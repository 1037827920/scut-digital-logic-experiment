==> flow/design.v <==
`timescale 1ns / 1ps
module xup_ram_8x4 #(parameter DELAY = 3)(
	input [3:0] d,
	input [2:0] read_addr, write_addr,
	input wr, clk,
	output reg [3:0] dout
);
	reg [3:0] ram[7:0];
	always @ (posedge clk)
	begin
		if (wr)
			ram[write_addr] <= d; 
		dout <= #DELAY ram[read_addr];
	end
endmodule
Tool chain data of xup_ram_8x4
Tool output for the design above, in the order of the flow.
Line numbers count from 1 in the design file above.
Cell names lack the library's common part.
{"block": "inputs", "top": "xup_ram_8x4", "clock": "clk", "cell_library": "sky130hd", "pvt_corner": "tt_025C_1v80"}

Word level
Counts by Yosys on the flattened word-level netlist (proc, flatten, opt, wreduce; memories kept). Register bits leave out memories and registers merged into their read ports (data or address); mux counts leave out enables and synchronous resets folded into registers. Print and check cells are left out. Cells with the same type and inputs are merged into one.
Yosys's memory passes give these memory sizes; they may raise the number of words (mostly to a power of two), join words into wider ones and drop unused or constant bits.
{"block": "word_totals", "mem_bits_rw": 32, "inputBits": 12, "output_inout_bits": 4, "memories": 1, "elab_cells": 4, "ff_bits": 0, "clocked_rd_ports_x_width": 4}
{"block": "memory_table", "memory": "ram", "size": 8, "width": 4, "rd": 1, "wr": 1, "line": 8, "text": "reg [3:0] ram[7:0];"}
{"block": "op_classes", "n_mux": 3}
{"block": "op_table", "cell": "4-bit 2-to-1 mux", "count": 1}
{"block": "op_table", "cell": "3-bit 2-to-1 mux", "count": 1}
{"block": "op_table", "cell": "1-bit 2-to-1 mux", "count": 1}

Logic depth
Yosys ltp: most cells in a row. Word level: on the elaborated netlist, between registers, memories and ports. Mapped: between sequential cells and ports; inverters and the memories' decode and read muxes count.
{"block": "depth", "ltp_word": 1, "abc_area": 0, "mapped_depth": 3}

Mapped cells and area
The flow's flattened synthesis, as Yosys stat reports it; memories are mapped. The netlist is that of the ABC_AREA named above (0 if unset); the other value can give another one.
The area totals of this step are shown rounded.
{"block": "types", "type": "edfxtp_1", "count": 32, "type_area_um2": 960.922}
{"block": "types", "type": "mux4_1", "count": 8, "type_area_um2": 210.202}
{"block": "types", "type": "dfxtp_1", "count": 4, "type_area_um2": 80.077}
{"block": "types", "type": "mux2_2", "count": 4, "type_area_um2": 45.043}
{"block": "types", "type": "nor2_1", "count": 6, "type_area_um2": 22.522}
{"block": "types", "type": "nand2b_1", "count": 3, "type_area_um2": 18.768}
{"block": "types", "type": "buf_6", "count": 1, "type_area_um2": 11.261}
{"block": "types", "type": "nor3_1", "count": 2, "type_area_um2": 10.01}
{"block": "types", "type": "nand2_1", "count": 2, "type_area_um2": 7.507}
{"block": "types", "type": "clkbuf_1", "count": 1, "type_area_um2": 3.754}
{"block": "synth_totals", "cells": 63, "ffs": 36, "synth_area_um2": 1370}

Path before layout
Path of least setup slack by OpenSTA after synthesis, without wires, with an ideal clock, recovery checks aside; 20% of the period is set as input and as output delay. Where synthesis merged equal registers, the netlist keeps one of their names.
{"block": "synth_timing", "path_type": "input to register", "from": "input read_addr[0]", "to": "register dout[0]", "setup_slack_ns": 0.504, "n_path_buf": 1, "stages": 3, "tclk_ns": 1.9, "arrival_ns": 1.276, "required_time_ns": 1.779, "path_delay_ns": 1.017, "in_delay_ns": 0.380, "period_less_setup_slack_ns": 1.396}
"path_delay_ns" = arrival - input delay + setup time.
"stages" counts driving pins, that of a launching flip-flop among them; a cell with two outputs on the path counts twice.
"period_less_setup_slack_ns" = period - worst setup slack (recovery checks aside). The figure is calculated, with input and output delays left at 20% of the set period.
{"block": "synth_between", "path_cell_list": "buf_6 > mux4_1 > mux2_2"}
{"block": "synth_lines", "item": "from (decl)", "line": 4, "text": "input [2:0] read_addr, write_addr,"}
{"block": "synth_lines", "item": "to (decl)", "line": 6, "text": "output reg [3:0] dout"}
No chain of elaborated cells between the ends is given.

Path in the finished layout
Path of least setup slack in the final report of run A (OpenROAD, finished layout, wires in). Where an end is a register, its clock arrival counts in the times.
{"block": "layout_timing", "path_type": "input to register", "from": "input read_addr[0]", "to": "register dout[2]", "n_path_buf": 2, "arrival_ns": 1.49, "required_time_ns": 1.70, "tclk_ns": 1.49, "in_delay_ns": 0.30, "stages": 4, "setup_slack_ns": 0.21}
{"block": "layout_between", "path_cell_list": "dlygate4sd2_1 > buf_12 > mux4_1 > mux2_2"}
{"block": "layout_lines", "item": "from (decl)", "line": 4, "text": "input [2:0] read_addr, write_addr,"}
{"block": "layout_lines", "item": "to (decl)", "line": 6, "text": "output reg [3:0] dout"}
No chain of elaborated cells between the ends is given.

Hand-over note for xup_ram_8x4

Settings and measured results of 2 stored flow runs for module xup_ram_8x4 (sky130hd), not sorted in any way. The constraints put input and output delay at 20% of the set period each and load the outputs with 0.01 pF.
"worst_path_ns" is the time allowed to the run's worst setup path (the clock period less input and output delay, where it has them) less its slack. Clock arrival times count: a late capture clock shortens it, a late launch clock lengthens it.
Results are given in rounded form.

{"run": "run A", "settings": { "period_ns": 1.49, "CORE_UTILIZATION": 56, "CAP_MARGIN": 20, "CORE_MARGIN": 2, "SLEW_MARGIN": 20 }, "results": { "dieArea_um2": 2860, "synth_area_um2": 1370, "ws_setup_ns": 0.209, "layout_utilization_frac": 0.745, "worst_path_ns": 0.98, "worst_path_kind": "input to register" }}
{"run": "run B", "settings": { "period_ns": 1.19, "CORE_UTILIZATION": 31, "PLACE_DENSITY": 0.79, "HOLD_SLACK_MARGIN": 0.21, "CELL_PAD_IN_SITES_DETAIL_PLACEMENT": 2, "TNS_END_PERCENT": 45, "CTS_CLUSTER_DIAMETER": 309, "CAP_MARGIN": 30, "MIN_ROUTING_LAYER": "met1", "CORE_MARGIN": 2, "SLEW_MARGIN": 20 }, "results": { "worst_path_ns": 1.28, "worst_path_kind": "register to register", "dieArea_um2": 4970, "ws_setup_ns": -0.089, "synth_area_um2": 1370, "layout_utilization_frac": 0.403 }}

End of note.
